==> flow/design.v <==
`timescale 1ns / 1ps
parameter SIZE_OF_BYTE=8;
parameter DEVICE_MEM_DATA_W=32;
module axi_traffic_gen #(
    parameter PIX_SIZE_IN_BYTES = 4,
    parameter ADDR_W=32,
    parameter DATA_W=64,
    parameter FRAME_W = 1920,
    parameter FRAME_H = 1080,
    parameter ADDR_START = 32'h10000000
)
(
  output reg [ADDR_W-1:0]              m_axi_awaddr,  
  output reg [3-1:0]                   m_axi_awprot = 3'b000,  
  output reg                           m_axi_awvalid,  
  input  wire                          m_axi_awready,  
  output reg [3-1:0]                   m_axi_awsize = $clog2(DATA_W/SIZE_OF_BYTE),  
  output reg [2-1:0]                   m_axi_awburst = 2'b01,  
  output reg [4-1:0]                   m_axi_awcache = 4'b0000,  
  output reg [4-1:0]                   m_axi_awlen,  
  output reg [1-1:0]                   m_axi_awlock = 1'b0,  
  output reg [4-1:0]                   m_axi_awqos = 4'b0000,  
  output reg [4-1:0]                   m_axi_awregion = 4'b0000,  
  output reg [DATA_W-1:0]              m_axi_wdata,  
  output reg [DATA_W/SIZE_OF_BYTE-1:0]            m_axi_wstrb,  
  output reg                           m_axi_wvalid,  
  input  wire                          m_axi_wready,  
  output reg                           m_axi_wlast,  
  input  wire [2-1:0]                  m_axi_bresp,  
  input  wire                          m_axi_bvalid,  
  output reg                           m_axi_bready,  
  input wire                           aclk,
  input wire                           aresetn,
(* X_INTERFACE_INFO = "xilinx.com:signal:interrupt:1.0 vsync INTERRUPT" *)
(* X_INTERFACE_PARAMETER = "SENSITIVITY EDGE_RISING" *)  
  output wire                          vsync
    );
    parameter ADDR_END   = ADDR_START + (FRAME_W*FRAME_H*PIX_SIZE_IN_BYTES)-PIX_SIZE_IN_BYTES;  
    reg                           user_start;
    wire [3:0]                    user_burst_len_in;
    wire                          user_pixels_1_2;  
    wire [DATA_W-1:0]             user_data_in;
    wire [ADDR_W-1:0]             user_addr_in;
    reg                           user_free;
    reg                           user_stall_data;  
    reg  [1:0]                    user_status;
    localparam IDLE           = 2'b00;
    localparam WRITE          = 2'b01;
    localparam WRITE_RESPONSE = 2'b10;
    reg [1:0] axi_cs, axi_ns;
    reg [7:0]  data_counter;
    always @ (posedge aclk or negedge aresetn)
    begin
        if(~aresetn)
        begin
            axi_cs <= IDLE;
        end
        else
        begin
            axi_cs <= axi_ns;
        end
    end
    always @ (*)
    begin
        case(axi_cs)
        IDLE:
        begin
            if(m_axi_awready & user_start)
            begin
                axi_ns = WRITE;
            end
            else
            begin
                axi_ns = IDLE;
            end
        end
        WRITE:
        begin
            if((data_counter == user_burst_len_in) && m_axi_wready)
            begin
                axi_ns = WRITE_RESPONSE;
            end
            else
            begin
                axi_ns = WRITE;
            end
        end
        WRITE_RESPONSE:
        begin
            if(m_axi_bvalid) axi_ns = IDLE;
            else axi_ns = WRITE_RESPONSE;
        end
        default: axi_ns = IDLE;
        endcase
    end
    always @ (posedge aclk)
    begin
        if(axi_cs == IDLE || axi_cs == WRITE_RESPONSE) data_counter <= 'h0;
        else if(axi_cs == WRITE && m_axi_wready && data_counter < user_burst_len_in)
        begin
            data_counter <= data_counter + 1'b1;
        end
        else data_counter <= data_counter;
    end
    always @ (*)
    begin
        m_axi_awvalid = ((axi_cs==IDLE) && (axi_ns==WRITE)) ? 1 : 0;
        m_axi_awlen   = ((axi_cs==IDLE) && (axi_ns==WRITE)) ? user_burst_len_in : 0;
        m_axi_wvalid  = (axi_cs==WRITE) ? 1 : 0;
        m_axi_awaddr  = ((axi_cs==IDLE) && (axi_ns==WRITE)) ? user_addr_in : 0;
        m_axi_wdata   = (axi_cs==WRITE) ? user_data_in : 0;
        m_axi_wstrb   = (user_pixels_1_2) ? 8'b11111111 : 8'b00001111;
        m_axi_wlast   = ((axi_cs==WRITE)&&(data_counter == user_burst_len_in)) ? 1'b1 : 1'b0;
        m_axi_bready  = ((axi_cs == WRITE_RESPONSE)&& m_axi_bvalid) ? 1'b1 : 'h0;
    end
    always @ (posedge aclk)
    begin
        user_status <= ((axi_cs == WRITE_RESPONSE)&& m_axi_bvalid) ? m_axi_bresp : 'h0;
    end
    always @ (*)
    begin
        user_stall_data = (~m_axi_wready) ? 1'b0 : 1'b1;
        user_free       = (axi_ns == IDLE) ? 1'b1 : 1'b0;
    end
    parameter NUM_FRAME_WAIT    = 59;
    reg [7:0] R, G, B;
    reg [31:0] pixel_cnt;
    reg [2:0] color_combination;
    reg [2:0] start_val;
    reg [5:0] frame_cnt;
    reg vsync_dff;
    assign user_pixels_1_2 = 1;
    assign user_burst_len_in = 15;
    assign user_data_in = {2{8'hFF,R,B,G}};
    assign user_addr_in = pixel_cnt;
    assign vsync = (pixel_cnt >= ADDR_END) ? 1'b1 : 1'b0;
    always@(posedge aclk or negedge aresetn)
    begin
        if(~aresetn)
        begin
            user_start <= 1'b0;
            R <= 8'h00;
            G <= 8'h00;
            B <= 8'h00;
            color_combination <= 'h0;
            start_val <= 'h0;
            pixel_cnt <= ADDR_START;
            vsync_dff <= 0;
        end
        else
        begin
            user_start <= 1'b1;
            if(user_free)
            begin
                if(vsync)
                begin
                    pixel_cnt <= ADDR_START;
                    color_combination <= start_val;
                    if(frame_cnt == NUM_FRAME_WAIT)
                    begin
                        frame_cnt <= 0;
                        start_val <= start_val + 'h1;
                    end
                    else
                    begin
                        frame_cnt <= frame_cnt + 1;
                        start_val <= start_val;
                    end
                end
                else
                begin
                    pixel_cnt <= pixel_cnt + ((user_burst_len_in+1)*(DATA_W/SIZE_OF_BYTE));
                    color_combination <= color_combination + 1;
                    frame_cnt <= frame_cnt;
                    start_val <= start_val;
                end
            end
            else
            begin
                pixel_cnt <= pixel_cnt;
                color_combination <= color_combination;
                frame_cnt <= frame_cnt;
                start_val <= start_val;
            end
            case(color_combination)
                0: 
                begin
                    R <= 8'h00;
                    G <= 8'h00;
                    B <= 8'h00;
                end
                1: 
                begin
                    R <= 8'hFF;
                    G <= 8'h00;
                    B <= 8'b00;
                end
                2: 
                begin
                    R <= 8'h00;
                    G <= 8'hFF;
                    B <= 8'h00;
                end
                3: 
                begin
                    R <= 8'hFF;
                    G <= 8'hFF;
                    B <= 8'h00;
                end
                4: 
                begin
                    R <= 8'h00;
                    G <= 8'h00;
                    B <= 8'hFF;
                end
                5: 
                begin
                    R <= 8'hFF;
                    G <= 8'h00;
                    B <= 8'hFF;
                end
                6: 
                begin
                    R <= 8'h00;
                    G <= 8'hFF;
                    B <= 8'hFF;
                end
                7: 
                begin
                    R <= 8'hFF;
                    G <= 8'hFF;
                    B <= 8'hFF;
                end
                default:
                begin
                    R <= 8'h00;
                    G <= 8'h00;
                    B <= 8'h00;
                end
            endcase
        end
    end
endmodule
# From RTL to reports: axi_traffic_gen
# The steps from the RTL of axi_traffic_gen to its reports follow in flow order.
# Line numbers count from 1 in the design file above.
# Cell names lack the library's common part.
setup:
  design: "axi_traffic_gen"
  clk_port: "aclk"
  library: "sky130hd"
  corner: "tt_025C_1v80"

# After elaboration
# Source: Yosys, flattened and elaborated, memories not mapped. Widths are those after wreduce. Registers that Yosys merges into a memory's read port (data or address) are not register bits. Print and check cells do not count. Equal cells are merged and count once.
# Memory sizes are those after Yosys's memory passes, which may raise the word count (mostly to a power of two), join words into wider ones and drop unused or constant bits.
bits:
  inputBits: 7
  output_inout_bits: 134
  elab_cells: 48
  clocked_rd_ports_x_width: 24
  mem_count: 1
  reg_bits: 55
  mem_bits_ro: 192
classes:
  n_addsub: 5
  logic: 1
  equal: 5
  compare: 2
  n_reduce_logical: 12
  muxes: 15
mem_list:
  columns: ["memory", "words", "word_bits", "read_ports", "write_ports", "line", "rtl"]
  rows:
  - ["(name not given)", 8, 24, 1, 0, 185, "case(color_combination)"]
ops:
  columns: ["operator", "count"]
  rows:
  - ["two-way mux 64 bit", 1]
  - ["two-way mux 32 bit", 2]
  - [">= comparator 32 x 29 -> 1 bit (second input constant)", 1]
  - ["adder 32 x 8 -> 32 bit (second input constant)", 1]
  - ["adder 8 x 1 -> 8 bit (second input constant)", 1]
  - ["less-than comparator 8 x 4 -> 1 bit (second input constant)", 1]
  - ["== test 8 x 4 -> 1 bit (second input constant)", 1]
  - ["two-way mux 1 bit", 7]
  - ["logical AND 1 bit", 6]
  - ["adder 3 x 1 -> 3 bit (second input constant)", 2]
  - ["AND reduction 3 bit", 2]
  - ["adder 6 x 1 -> 6 bit (second input constant)", 1]
  - ["== test 6 bit (second input constant)", 1]
  - ["case mux 2 bit (select 3 bit)", 1]
  - ["== test 2 x 1 -> 1 bit (second input constant)", 2]
  - ["logical NOT 2 bit", 2]
  - ["two-way mux 4 bit", 1]
  - ["two-way mux 2 bit", 2]
  - ["two-way mux 3 bit", 1]
  - ["== test 2 bit (second input constant)", 1]
  - ["AND 1 bit", 1]
  - ["logical OR 1 bit", 1]
  - ["logical NOT 1 bit", 1]

# Depth
# Longest topological path by Yosys (ltp), each cell counted once; first at word level (registers and memories cut), then after technology mapping (sequential cells cut; the memories' decode and read muxes count).
depth:
  ltp_word: 7
  ABC_AREA: 0
  ltp_mapped: 8
  depth_no_buf: 6

# Synthesis result
# Source: synth_stat.txt of the flow (Yosys; design flattened, memories mapped). It holds for the ABC_AREA given above (unset counts as 0); a run with the other value may have another netlist.
synth_totals:
  stdcells: 397
  n_buf: 114
  seqArea_um2: 1293.7
  yosys_area_um2: 3538.4
  flip_flops: 52
by_type:
  columns: ["cell", "count", "area_total_um2"]
  rows:
  - ["dfrtp_1", 36, 900.864]
  - ["buf_4", 102, 765.734]
  - ["and2_1", 36, 225.216]
  - ["edfxtp_1", 6, 180.173]
  - ["dfxtp_1", 8, 160.154]
  - ["nand4_1", 17, 106.352]
  - ["nand2_1", 28, 105.101]
  - ["xor2_1", 12, 105.101]
  - ["nand3_1", 17, 85.082]
  - ["and3_1", 12, 75.072]
  - ["nor2_1", 18, 67.565]
  - ["ha_1", 5, 62.56]
  - ["dfstp_2", 2, 52.55]
  - ["o211ai_1", 7, 52.55]
  - ["nor3_1", 9, 45.043]
  - ["a31oi_1", 7, 43.792]
  - ["inv_1", 9, 33.782]
  - ["o311ai_2", 2, 32.531]
# Not listed: further types 27, cells in them 64.

# Path before layout
# Source: OpenSTA report_checks on the synthesized netlist (no wires, ideal clock, input and output delay 20% of the period each), path of least setup slack; recovery checks are left aside. Register names are those of the netlist, which keeps one name where synthesis merged equal registers.
synth_path:
  path_type: "reg-to-output"
  startpoint: "register axi_cs"
  endpoint: "output port m_axi_awaddr[22]"
  stages: 7
  out_delay_ns: 0.614
  arrival_ns: 1.914
  t_required_ns: 2.456
  path_delay_ns: 1.914
  slack_ns: 0.542
  path_buffers: 2
  clock_period_ns: 3.07
  launch_ns: 0.000
  period_less_setup_slack_ns: 2.528
# "path_delay_ns" is the arrival time less input delay plus setup time.
# At an output port there is no setup time.
# "stages" counts driving pins, that of a launching flip-flop among them; a cell with two outputs on the path counts twice.
# "period_less_setup_slack_ns" is the clock period less the worst setup slack; recovery checks do not enter. This is arithmetic on one report: input and output delays are still those of the set period (20% each).
# An end named without its bit number is one bit of that signal or, where synthesis recoded a state register, one of its new flip-flops.
# Between the ends stands the longest chain of elaborated cells between them, by number of cells; it is not shown to be the way that was timed. Of several equally long chains one is given.
# Each line given opens the expression or statement behind the cell; cells for indexed reads and writes are added by Yosys, which also makes memories of some case tables.
synth_via:
  path_cell_list: "dfrtp_1 > and3_1 > a21oi_1 > and3_1 > clkbuf_1 > clkbuf_1 > and2_1"
  elab_chain_cells: 5
  cells_between: 7
  classes_between: "eq/ne (3); mux (2); reduce/logical (2)"
synth_rtl:
  columns: ["item", "line", "rtl"]
  rows:
  - ["from (decl)", 50, "reg [1:0] axi_cs, axi_ns;"]
  - ["from (assign)", 56, "axi_cs <= IDLE;"]
  - ["from (assign)", 60, "axi_cs <= axi_ns;"]
  - ["== test 2 bit", 65, "case(axi_cs)"]
  - ["case mux 2 bit (select 3 bit)", 65, null]
  - ["== test 2 x 1 -> 1 bit", 110, "m_axi_awaddr  = ((axi_cs==IDLE) && (axi_ns==WRITE)) ? user_addr_in : 0;"]
  - ["logical AND 1 bit", 110, null]
  - ["two-way mux 32 bit", 110, null]
  - ["to (decl)", 13, "output reg [ADDR_W-1:0]              m_axi_awaddr,"]
# Some nets on the timed path still bear RTL names; the line given drives or declares the net.
synth_named_nets:
  columns: ["signal", "line", "rtl"]
  rows:
  - ["m_axi_awvalid", 107, "m_axi_awvalid = ((axi_cs==IDLE) && (axi_ns==WRITE)) ? 1 : 0;"]

# Path in the finished layout
# From the final timing report of run 1: the path of least setup slack in the routed layout; clock arrival at registers is part of the times.
layout_path:
  path_type: "input-to-output"
  startpoint: "input port m_axi_wready"
  endpoint: "output port m_axi_awaddr[30]"
  out_delay_ns: 1.00
  arrival_ns: 3.28
  stages: 7
  path_buffers: 3
  launch_ns: 1.00
  t_required_ns: 3.98
  slack_ns: 0.71
  clock_period_ns: 4.98
  in_delay_ns: 1.00
# Between the ends stands the longest chain of elaborated cells between them, by number of cells; it is not shown to be the way that was timed. Of several equally long chains one is given.
layout_via:
  path_cell_list: "clkdlybuf4s50_1 > and3_1 > a21oi_1 > and3_1 > buf_4 > and2_1 > clkdlybuf4s50_1"
  elab_chain_cells: 6
  cells_between: 6
  classes_between: "eq/ne (1); mux (3); reduce/logical (2)"
layout_rtl:
  columns: ["item", "line", "rtl"]
  rows:
  - ["from (decl)", 27, "input  wire                          m_axi_wready,"]
  - ["logical AND 1 bit", 79, "if((data_counter == user_burst_len_in) && m_axi_wready)"]
  - ["two-way mux 2 bit", 79, null]
  - ["case mux 2 bit (select 3 bit)", 65, "case(axi_cs)"]
  - ["== test 2 x 1 -> 1 bit", 110, "m_axi_awaddr  = ((axi_cs==IDLE) && (axi_ns==WRITE)) ? user_addr_in : 0;"]
  - ["logical AND 1 bit", 110, null]
  - ["two-way mux 32 bit", 110, null]
  - ["to (decl)", 13, "output reg [ADDR_W-1:0]              m_axi_awaddr,"]

# axi_traffic_gen through Yosys and OpenROAD on sky130hd: 2 stored runs, unordered, with their settings and measured results. The constraints put input and output delay at 20% of the set period each and load the outputs with 0.01 pF.
# "period_reached_ns" is the run's clock period less its worst setup slack. It is reckoned from that one timing run; input and output delays stay at 20% of the period that was set.
# "critical_path_time_ns" means the part of the period allowed to the worst setup path (the constraints hold back 20% at inputs and 20% at outputs) less its slack; where the path has registers, the arrival times of their clocks count too.
# "power.total_uw" is the tool's figure for a default switching activity; nothing was simulated.
runs:
  - name: "run 1"
    settings:
      period_ns: 4.98
      CORE_UTILIZATION: 47
      PLACE_DENSITY_LB_ADDON: 0.02
      CORE_ASPECT_RATIO: 0.58
      CORE_MARGIN: 6
      GPL_TIMING_DRIVEN: 1
      CTS_CLUSTER_DIAMETER: 177
      CAP_MARGIN: 35
      SLEW_MARGIN: 5
      MIN_ROUTING_LAYER: "met1"
    results:
      hold_ws_ns: 0.421
      layout_utilization_pct: 59.4
      final_setup_tns_ns: 0.000
      dieArea_um2: 9832.6
      fin_ws_ns: 0.706
      stdcell_area_um2: 4206.5
      critical_path_time_ns: 2.28
      worstPathKind: "input-to-output"
      period_reached_ns: 4.274
      synth_area_um2: 3538.4
      power.total_uw: 844.3
  - name: "run 2"
    settings:
      period_ns: 3.71
      CORE_UTILIZATION: 65
      SETUP_SLACK_MARGIN: 0.98
      PLACE_DENSITY_LB_ADDON: 0.05
      HOLD_SLACK_MARGIN: 0.17
      CORE_MARGIN: 4
      CELL_PAD_IN_SITES_GLOBAL_PLACEMENT: 3
      CELL_PAD_IN_SITES_DETAIL_PLACEMENT: 0
      CTS_CLUSTER_SIZE: 12
      CAP_MARGIN: 25
      SLEW_MARGIN: 0
    outcome: "no results, placement failed with FLW-0024"
